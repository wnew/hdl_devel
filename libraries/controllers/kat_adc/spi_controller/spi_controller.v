==> flow/design.v <==
module spi_controller(
    input         wb_clk_i,
    input         wb_rst_i,
    input         wbs_we_i,
    input         wbs_cyc_i,
    input         wbs_stb_i,
    input  [0:3]  wbs_sel_i,
    input  [0:31] wbs_adr_i,
    input  [0:31] wbs_dat_i,
    output [0:31] wbs_dat_o,
    output        wbs_ack_o,
    output        adc0_adc3wire_clk,
    output        adc0_adc3wire_data,
    output        adc0_adc3wire_strobe,
    output        adc0_adc_reset,
    output        adc0_mmcm_reset,
    output        adc0_psclk,
    output        adc0_psen,
    output        adc0_psincdec,
    input         adc0_psdone,
    input         adc0_clk,
    output        adc1_adc3wire_clk,
    output        adc1_adc3wire_data,
    output        adc1_adc3wire_strobe,
    output        adc1_adc_reset,
    output        adc1_mmcm_reset,
    output        adc1_psclk,
    output        adc1_psen,
    output        adc1_psincdec,
    input         adc1_psdone,
    input         adc1_clk             
  );
  parameter C_BASEADDR    = 32'h00000000;
  parameter C_HIGHADDR    = 32'h0000FFFF;
  parameter C_WB_AWIDTH   = 32;
  parameter C_WB_DWIDTH   = 32;
  parameter C_FAMILY      = "";
  parameter INTERLEAVED_0 = 0;
  parameter INTERLEAVED_1 = 0;
  parameter AUTOCONFIG_0  = 0;
  parameter AUTOCONFIG_1  = 0;
  wire [15:0] adc0_config_data;
  wire  [3:0] adc0_config_addr;
  wire        adc0_config_start;
  wire        adc0_config_done;
  wire [15:0] adc1_config_data;
  wire  [3:0] adc1_config_addr;
  wire        adc1_config_start;
  wire        adc1_config_done;
  wire        adc0_reset;
  wire        adc1_reset;
  wire addr_match = wbs_adr_i >= C_BASEADDR && wbs_adr_i <= C_HIGHADDR;
  wire [31:0] wbs_addr = wbs_adr_i - C_BASEADDR;
  reg wbs_ack;
  reg adc0_reset_reg;
  reg adc1_reset_reg;
  assign adc0_reset = adc0_reset_reg;
  assign adc1_reset = adc1_reset_reg;
  reg adc0_mmcm_psen_reg;
  reg adc0_mmcm_psincdec_reg;
  assign adc0_psen     = adc0_mmcm_psen_reg;
  assign adc0_psincdec = adc0_mmcm_psincdec_reg;
  assign adc0_psclk    = wb_clk_i;
  reg adc1_mmcm_psen_reg;
  reg adc1_mmcm_psincdec_reg;
  assign adc1_psen     = adc1_mmcm_psen_reg;
  assign adc1_psincdec = adc1_mmcm_psincdec_reg;
  assign adc1_psclk    = wb_clk_i;
  reg [15:0] adc0_config_data_reg;
  reg  [3:0] adc0_config_addr_reg;
  reg        adc0_config_start_reg;
  assign adc0_config_data  = adc0_config_data_reg;
  assign adc0_config_addr  = adc0_config_addr_reg;
  assign adc0_config_start = adc0_config_start_reg;
  reg [15:0] adc1_config_data_reg;
  reg  [3:0] adc1_config_addr_reg;
  reg        adc1_config_start_reg;
  assign adc1_config_data  = adc1_config_data_reg;
  assign adc1_config_addr  = adc1_config_addr_reg;
  assign adc1_config_start = adc1_config_start_reg;
  always @(posedge wb_clk_i) begin
    wbs_ack <= 1'b0;
    adc0_reset_reg <= 1'b0;
    adc1_reset_reg <= 1'b0;
    adc0_mmcm_psen_reg <= 1'b0;
    adc1_mmcm_psen_reg <= 1'b0;
    adc0_config_start_reg <= 1'b0;
    adc1_config_start_reg <= 1'b0;
    if (wb_rst_i) begin
    end else begin
      if (addr_match && !wbs_ack) begin
        wbs_ack <= 1'b1;
        if (wbs_we_i && wbs_stb_i && wbs_cyc_i) begin
          case (wbs_addr[3:2])
            0:  begin
              if (wbs_sel_i[3]) begin
                adc0_reset_reg <= wbs_dat_i[31];
                adc1_reset_reg <= wbs_dat_i[30];
              end
              if (wbs_sel_i[1]) begin
                adc0_mmcm_psen_reg <= wbs_dat_i[15];
                adc1_mmcm_psen_reg <= wbs_dat_i[11];
                adc0_mmcm_psincdec_reg <= wbs_dat_i[14];
                adc1_mmcm_psincdec_reg <= wbs_dat_i[10];
              end
            end
            1:  begin
              if (wbs_sel_i[3]) begin
                adc0_config_start_reg <= wbs_dat_i[31];
              end
              if (wbs_sel_i[2]) begin
                adc0_config_addr_reg <= wbs_dat_i[20:23];
              end
              if (wbs_sel_i[1]) begin
                adc0_config_data_reg[7:0] <= wbs_dat_i[8:15];
              end
              if (wbs_sel_i[0]) begin
                adc0_config_data_reg[15:8] <= wbs_dat_i[0:7];
              end
            end
            2:  begin
              if (wbs_sel_i[3]) begin
                adc1_config_start_reg <= wbs_dat_i[31];
              end
              if (wbs_sel_i[2]) begin
                adc1_config_addr_reg <= wbs_dat_i[20:23];
              end
              if (wbs_sel_i[1]) begin
                adc1_config_data_reg[7:0] <= wbs_dat_i[8:15];
              end
              if (wbs_sel_i[0]) begin
                adc1_config_data_reg[15:8] <= wbs_dat_i[0:7];
              end
            end
            3:  begin
            end
          endcase
        end
      end
    end
  end
  reg [31:0] wbs_dat_out;
  always @(*) begin
    case (wbs_addr[3:2])
      0: wbs_dat_out <= {2'b0, adc1_psdone, adc0_psdone, 4'b0, 2'b0, adc1_mmcm_psincdec_reg, adc1_mmcm_psen_reg, 2'b0, adc0_mmcm_psincdec_reg, adc0_mmcm_psen_reg, 16'b0};
      1: wbs_dat_out <= {adc0_config_data_reg[15:8], adc0_config_data_reg[7:0], 4'b0, adc0_config_addr_reg, 7'b0, adc0_config_done};
      2: wbs_dat_out <= {adc1_config_data_reg[15:8], adc1_config_data_reg[7:0], 4'b0, adc1_config_addr_reg, 7'b0, adc1_config_done};
      3: wbs_dat_out <= {32'b0};
    endcase
  end
  assign wbs_dat_o = wbs_ack_o ? wbs_dat_out : 32'b0;
  assign wbs_ack_o  = wbs_ack;
  reg [7:0] adc0_reset_counter;
  reg [7:0] adc1_reset_counter;
  reg adc0_reset_iob;
  reg adc1_reset_iob;
  always @(posedge wb_clk_i) begin
    if (wb_rst_i) begin
      adc0_reset_counter <= {8{1'b1}};
      adc1_reset_counter <= {8{1'b1}};
      adc0_reset_iob <= 1'b1;
      adc1_reset_iob <= 1'b1;
    end else begin
      adc0_reset_iob <= adc0_reset;
      adc1_reset_iob <= adc1_reset;
      if (adc0_reset_counter) begin
        adc0_reset_counter <= adc0_reset_counter - 1;
      end
      if (adc1_reset_counter) begin
        adc1_reset_counter <= adc1_reset_counter - 1;
      end
      if (adc0_reset) begin
        adc0_reset_counter <= {8{1'b1}};
      end
      if (adc1_reset) begin
        adc1_reset_counter <= {8{1'b1}};
      end
    end
  end
  assign adc0_mmcm_reset = adc0_reset_counter != 0;
  assign adc1_mmcm_reset = adc1_reset_counter != 0;
  assign adc0_adc_reset = adc0_reset_iob;
  assign adc1_adc_reset = adc1_reset_iob;
  wire clk0_done;
  wire clk0_en;
  localparam CONFIG_IDLE      = 0;
  localparam CONFIG_CLKWAIT   = 1;
  localparam CONFIG_DATA      = 2;
  localparam CONFIG_FINISH    = 3;
  reg [1:0] adc0_state;
  reg [31:0] adc0_config_data_shift;
  reg [4:0] adc0_config_progress;
  always @(posedge wb_clk_i) begin
    if (wb_rst_i) begin
      adc0_state <= CONFIG_IDLE;
    end else begin
      case (adc0_state)
        CONFIG_IDLE: begin
          if (adc0_config_start) begin
            adc0_state <= CONFIG_CLKWAIT;
            adc0_config_data_shift <= {12'b1, adc0_config_addr, adc0_config_data};
          end
        end
        CONFIG_CLKWAIT: begin
          if (clk0_done) begin
            adc0_state <= CONFIG_DATA;
            adc0_config_progress <= 0;
          end
        end 
        CONFIG_DATA: begin
          if (clk0_done) begin
            adc0_config_data_shift <= adc0_config_data_shift << 1;
            adc0_config_progress <= adc0_config_progress + 1;
            if (adc0_config_progress == 31) begin
              adc0_state <= CONFIG_FINISH;
            end
          end
        end
        CONFIG_FINISH: begin
          if (clk0_done) begin
            adc0_state <= CONFIG_IDLE;
          end
        end
        default: begin
          adc0_state <= CONFIG_IDLE;
        end
      endcase
    end
  end
  assign adc0_config_done = adc0_state == CONFIG_IDLE;
  reg [3:0] clk0_counter;
  always @(posedge wb_clk_i) begin
    if (clk0_en) begin
      clk0_counter <= clk0_counter + 1;
    end else begin
      clk0_counter <= 4'b0;
    end
  end
  assign clk0_done = clk0_counter == 4'b1111;
  assign clk0_en   = adc0_state != CONFIG_IDLE;
  assign adc0_adc3wire_strobe = !(adc0_state == CONFIG_DATA);
  assign adc0_adc3wire_data   = adc0_config_data_shift[31];
  assign adc0_adc3wire_clk    = clk0_counter[3];
  wire clk1_done;
  wire clk1_en;
  reg [1:0] adc1_state;
  reg [31:0] adc1_config_data_shift;
  reg [4:0] adc1_config_progress;
  always @(posedge wb_clk_i) begin
    if (wb_rst_i) begin
      adc1_state <= CONFIG_IDLE;
    end else begin
      case (adc1_state)
        CONFIG_IDLE: begin
          if (adc1_config_start) begin
            adc1_state <= CONFIG_CLKWAIT;
            adc1_config_data_shift <= {12'b1, adc1_config_addr, adc1_config_data};
          end
        end
        CONFIG_CLKWAIT: begin
          if (clk1_done) begin
            adc1_state <= CONFIG_DATA;
            adc1_config_progress <= 0;
          end
        end 
        CONFIG_DATA: begin
          if (clk1_done) begin
            adc1_config_data_shift <= adc1_config_data_shift << 1;
            adc1_config_progress <= adc1_config_progress + 1;
            if (adc1_config_progress == 31) begin
              adc1_state <= CONFIG_FINISH;
            end
          end
        end
        CONFIG_FINISH: begin
          if (clk1_done) begin
            adc1_state <= CONFIG_IDLE;
          end
        end
        default: begin
          adc1_state <= CONFIG_IDLE;
        end
      endcase
    end
  end
  assign adc1_config_done = adc1_state == CONFIG_IDLE;
  reg [3:0] clk1_counter;
  always @(posedge wb_clk_i) begin
    if (clk1_en) begin
      clk1_counter <= clk1_counter + 1;
    end else begin
      clk1_counter <= 4'b0;
    end
  end
  assign clk1_done = clk1_counter == 4'b1111;
  assign clk1_en   = adc1_state != CONFIG_IDLE;
  assign adc1_adc3wire_strobe = adc1_state == CONFIG_DATA;
  assign adc1_adc3wire_data   = adc1_config_data_shift[31];
  assign adc1_adc3wire_clk    = clk0_counter[3];
endmodule
# From RTL to reports: spi_controller
# Tool output for the design above, in the order of the flow.
# Line numbers count from 1 in the design file above.
# Cell names lack the library's common part.
# The mark n/a stands for no value.
# design
top_module	spi_controller
clock_port	wb_clk_i
lib	sky130hd
pvt_corner	tt_025C_1v80

# After elaboration
# Counts by Yosys on the flattened word-level netlist (proc, flatten, opt, wreduce; memories kept). Register bits leave out memories and registers merged into their read ports (data or address). Print and check cells are left out. Cells with the same type and inputs are merged into one.
# classes
bitwise	8
n_eq	23
n_reduce_logical	39
mux	28
n_addsub	6
n_cmp	2
# ops
operator	n
32-bit two-way mux	5
32-bit parallel mux with 4-bit select	1
32-bit parallel mux with 2-bit select	2
5-bit AND reduction	7
32-bit by 1-bit greater-or-equal comparator with 1-bit output (second input constant)	1
32-bit by 16-bit less-or-equal comparator with 1-bit output (second input constant)	1
2-bit != test (second input constant)	10
2-bit two-way mux	10
5-bit parallel mux with 2-bit select	2
5-bit two-way mux	4
4-bit AND reduction	4
8-bit by 1-bit subtractor with 8-bit output (second input constant)	2
8-bit nonzero test	2
2-bit parallel mux with 4-bit select	2
2-bit equality test (second input constant)	6
2-bit nonzero test	6
4-bit OR reduction	3
6-bit AND reduction	2
5-bit by 1-bit adder with 5-bit output (second input constant)	2
5-bit equality test (second input constant)	2
5-bit OR reduction	2
1-bit inverter	8
4-bit by 1-bit adder with 4-bit output (second input constant)	2
4-bit equality test (second input constant)	2
4-bit nonzero test	2
2-bit by 1-bit equality test with 1-bit output (second input constant)	3
2-bit logical NOT	3
1-bit logical AND	4
# Other operator kinds: 3; their cells: 6.
# bits
in_bits	77
reg_bits	153
output_inout_bits	49

# Logic depth
# Longest topological path by Yosys (ltp), each cell counted once; first at word level (registers and memories cut), then after technology mapping (sequential cells cut; the memories' decode and read muxes count).
# logic_depth
depth_word	5
ABC_AREA	0
mapped_depth	7

# Mapped cells and area
# Source: synth_stat.txt of the flow (Yosys; design flattened, memories mapped). It holds for the ABC_AREA given above (unset counts as 0); a run with the other value may have another netlist.
# mapped
cell_count	483
sequential_area_um2	4224.1
buffers	36
mapped_area_um2	6561.3
ffs	153
# by_type
cell	n
edfxtp_1	116
dfxtp_1	37
mux2_2	38
and2_1	34
ha_1	16
nor2b_1	24
a22oi_1	15
mux2i_1	11
buf_4	14
xnor2_1	12
nor2_1	23
o21ai_0	15
clkbuf_1	18
and3_1	10
nand3_1	11
and4_1	6
xor2_1	6
nand2_1	13
# Not listed: further types 24, cells in them 64.

# spi_controller through Yosys and OpenROAD on sky130hd: 2 stored runs, unordered, with their settings and measured results. The constraints put input and output delay at 20% of the set period each and load the outputs with 0.01 pF.
# "achieved_period_ps" = clock period - worst setup slack. The figure is calculated, with input and output delays left at 20% of the set period.
# By "final_power_uw" is meant OpenSTA's value without simulated activity: inputs other than the clock are taken to toggle once in ten clock periods, and the tool carries that through the logic.
# Among the settings, -- means not set for that run.
# A result given as -- is not shown for that run.
setting or result,job 1,job 2
period_ns,3.66,3.66
CORE_UTILIZATION,42,45
SETUP_SLACK_MARGIN,1.0,--
PLACE_DENSITY_LB_ADDON,0.2,--
CORE_ASPECT_RATIO,0.97,--
GPL_TIMING_DRIVEN,0,--
CTS_CLUSTER_SIZE,55,--
CTS_CLUSTER_DIAMETER,335,--
SLEW_MARGIN,10,20
MIN_ROUTING_LAYER,met1,--
CAP_MARGIN,20,20
CORE_MARGIN,2,2
final_power_uw,4034,3900
synthArea_um2,6561.3,6561.3
ws_setup_ps,626,232
achieved_period_ps,--,3428
total_negative_slack_ps,0,0
layout_utilization_pct,57.8,57.8
total_die_area_um2,16638.0,15562.6
