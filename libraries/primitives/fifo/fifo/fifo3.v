==> flow/design.v <==
module sync_fifo
#(
   parameter DATA_WIDTH = 8,
   parameter LOG2_DEPTH = 3  
)
(
   input [DATA_WIDTH-1:0]  din,
   input wr_en,
   input rd_en,
   output [DATA_WIDTH-1:0] dout,
   output full,
   output empty,
   input clk,
   input reset
);
parameter MAX_COUNT = 2**LOG2_DEPTH;
reg   [LOG2_DEPTH-1 : 0]   rd_ptr;
reg   [LOG2_DEPTH-1 : 0]   wr_ptr;
reg   [DATA_WIDTH-1 : 0]   mem[MAX_COUNT-1 : 0];    
reg   [LOG2_DEPTH : 0]     depth_cnt;
always @(posedge clk) begin
   if(reset) begin
      wr_ptr <= 'h0;
      rd_ptr <= 'h0;
   end  
   else begin
      if(wr_en)begin
         wr_ptr <= wr_ptr+1;
      end
      if(rd_en)
         rd_ptr <= rd_ptr+1;
   end  
end 
assign empty= (depth_cnt=='h0);
assign full = (depth_cnt==MAX_COUNT);
assign dout = rd_en ? mem[rd_ptr]:'h0;
always @(posedge clk) begin
   if (wr_en)
      mem[wr_ptr] <= din;
end  
always @(posedge clk) begin
   if (reset)
      depth_cnt <= 'h0;
   else begin
      case({rd_en,wr_en})
         2'b10    :  depth_cnt <= depth_cnt-1;
         2'b01    :  depth_cnt <= depth_cnt+1;
      endcase
   end  
end  
endmodule
# Tool chain data of sync_fifo
# What the tools print for sync_fifo, step after step.
# Line numbers count from 1 in the design file above.
# Cell names lack the library's common part.
# A cell with - has no value.
# inputs
design	sync_fifo
clock	clk
cell_library	sky130hd
pvt_corner	tt_025C_1v80

# Elaborated design
# Counts by Yosys on the flattened word-level netlist (proc, flatten, opt, wreduce; memories kept). Print and check cells are left out. Cells with the same type and inputs are merged into one.
# Memory sizes are those after Yosys's memory passes, which may raise the word count (mostly to a power of two), join words into wider ones and drop unused or constant bits.
# bits
elab_cells	20
clocked_rd_ports_x_width	8
in_bits	12
ff_bits	10
output_inout_bits	10
n_memories	1
ramBits	64
# mem_list
name	size	word_bits	read_ports	write_ports	line_no	source
mem	8	8	1	1	19	reg   [DATA_WIDTH-1 : 0]   mem[MAX_COUNT-1 : 0];
# classes
mux	7
n_addsub	4
equal	3
reduce_logical	2
# op_table
operator	n
2-to-1 mux 8 bit	2
2-to-1 mux 3 bit	3
parallel mux 4 bit (select 2 bit)	1
adder 3 x 1 -> 3 bit (second input constant)	2
adder 4 x 1 -> 4 bit (second input constant)	1
subtractor 4 x 1 -> 4 bit (second input constant)	1
equality test 4 bit (second input constant)	1
zero test 4 bit	1
equality test 2 x 1 -> 1 bit (second input constant)	1
equality test 2 bit (second input constant)	1
nonzero test 2 bit	1
2-to-1 mux 1 bit	1

# Longest topological paths
# Depth = most cells in a row (Yosys ltp): at word level without a register or memory, in the mapped netlist without a sequential cell, where the memories' decode and read muxes count.
# logic_depth
word_depth	3
ABC_AREA	0
depth_mapped	8
ltp_nobuf	8

# Netlist
# Source: synth_stat.txt of the flow (Yosys; design flattened, memories mapped). It holds for the ABC_AREA given above (unset counts as 0); a run with the other value may have another netlist.
# types
cell_type	n	type_area_um2
edfxtp_1	64	1.92E+03
dfxtp_1	13	260.25
mux4_2	10	225.216
mux4_1	6	157.651
mux2i_1	11	110.106
nor2_1	26	97.594
ha_1	5	62.56
xor2_1	3	26.275
nand2b_1	4	25.024
buf_12	1	20.019
fa_1	1	20.019
xnor2_1	2	17.517
a21oi_1	3	15.014
nand2_1	4	15.014
buf_6	1	11.261
mux2_2	1	11.261
buf_2	2	10.01
nor3_1	2	10.01
# Not listed: further types 10, cells in them 11.
# synth_totals
buffers	7
cell_count	170
seqArea_um2	2182.1
yosys_area_um2	3079.2
flip_flops	77

# Path before layout
# OpenSTA on the mapped netlist: ideal clock, no wires. The path of least setup slack (recovery checks aside). Input and output delay are each 20% of the period. Register names are those of the netlist, which keeps one name where synthesis merged equal registers.
# synth_path
path_type	input -> register
start	input rd_en
end	register depth_cnt[3]
path_stages	8
path_buffers	0
delay_ps	1631
t_required_ps	2749
in_delay_ps	574
period_ps	2870
setup_slack_ps	665
arrival_time_ps	2084
setup_ps	121
t_first_pin_ps	574
synth_period_reached_ps	2205
# "delay_ps" is the arrival time less input delay plus setup time.
# "path_stages" counts driving pins, that of a launching flip-flop among them; a cell with two outputs on the path counts twice.
# "synth_period_reached_ps" = period - worst setup slack (recovery checks aside). The figure is calculated, with input and output delays left at 20% of the set period.
# Between the ends stands the longest chain of elaborated cells between them, by number of cells; it is not shown to be the way that was timed. Of several equally long chains one is given.
# A line is the first line of the expression or statement that the cell stems from. Yosys adds cells for indexed reads and writes and turns some case tables into memories.
# At most two assigning lines are given for a register; there are more.
# synth_via
path_cell_list	clkinv_1 ha_1 inv_1 ha_1 a21oi_1 a211oi_1 a31oi_1 mux2_2
elab_chain_cells	2
cells_between	4
lines_between	1
cone_classes	2 x eq/ne; 1 x mux; 1 x reduce/logical
# synth_lines
item	line_no	source
from (decl)	9	input rd_en,
equality test 2 x 1 -> 1 bit	45	case({rd_en,wr_en})
parallel mux 4 bit (select 2 bit)	45
to (assign)	46	2'b10    :  depth_cnt <= depth_cnt-1;
to (assign)	47	2'b01    :  depth_cnt <= depth_cnt+1;
to (decl)	20	reg   [LOG2_DEPTH : 0]     depth_cnt;

# Path in the finished layout
# From the final timing report of entry B: the path of least setup slack in the routed layout; clock arrival at registers is part of the times.
# The report prints the path's times to 10 ps; the period is as set.
# layout_path
path_type	register -> output
start	register (name not given)
end	output dout[5]
t_required_ps	1420
path_stages	7
t_first_pin_ps	340
setup_slack_ps	-370
path_buffers	3
output_delay_ps	360
period_ps	1780
arrival_time_ps	1790
# layout_via
path_cell_list	dfxtp_4 buf_12 buf_12 mux4_2 mux2i_1 nor2_1 buf_2
# layout_lines
item	line_no	source
to (decl)	10	output [DATA_WIDTH-1:0] dout,
# No chain of elaborated cells between the ends is given.

# 2 stored runs of sync_fifo in the flow (synthesis by Yosys, layout by OpenROAD, sky130hd cells), in arbitrary order. Constraints: input delay and output delay 20% of the set period each, output load 0.01 pF.
# "clock_period_reached_ps" means the clock period less the worst setup slack. The figure is calculated, with input and output delays left at 20% of the set period.
# "worstPathTime_ps": the worst setup path's part of the clock period (all of it between registers, 20% less for each end at a port) less its slack. A launch clock that arrives late makes it longer, a capture clock that arrives late makes it shorter.
# "totalPower_mw": no workload was simulated; the value follows from the tool's default switching activity.
# "worstPathTime_ps" is known to 10 ps.
# Among the settings, -- means not set for that run.
# A result given as -- is not shown for that run.
stored run	period_ns	CORE_UTILIZATION	PLACE_DENSITY_LB_ADDON	CELL_PAD_IN_SITES_DETAIL_PLACEMENT	TNS_END_PERCENT	ABC_AREA	CTS_CLUSTER_SIZE	CAP_MARGIN	SLEW_MARGIN	MIN_ROUTING_LAYER	CORE_MARGIN	timing.setup.ws_ps	final_stdcell_area_um2	finish.utilization_pct	clock_period_reached_ps	totalPower_mw	tns_setup_ps	synth_chip_area_um2	worst_hold_slack_ps	worstPathTime_ps	critical_path_kind	die_footprint_um2
entry A	1.79	69	0.2	2	40	0	90	0	35	met2	2	--	--	--	--	--	--	--	--	--	--	--
entry B	1.78	40	--	--	--	--	--	20	20	--	2	-367	3776.1	51.2	2147	3.802	-2515	3079.2	518	1790	register -> output	8416.2
# Entry A: unfinished; error DPL-0033 in placement
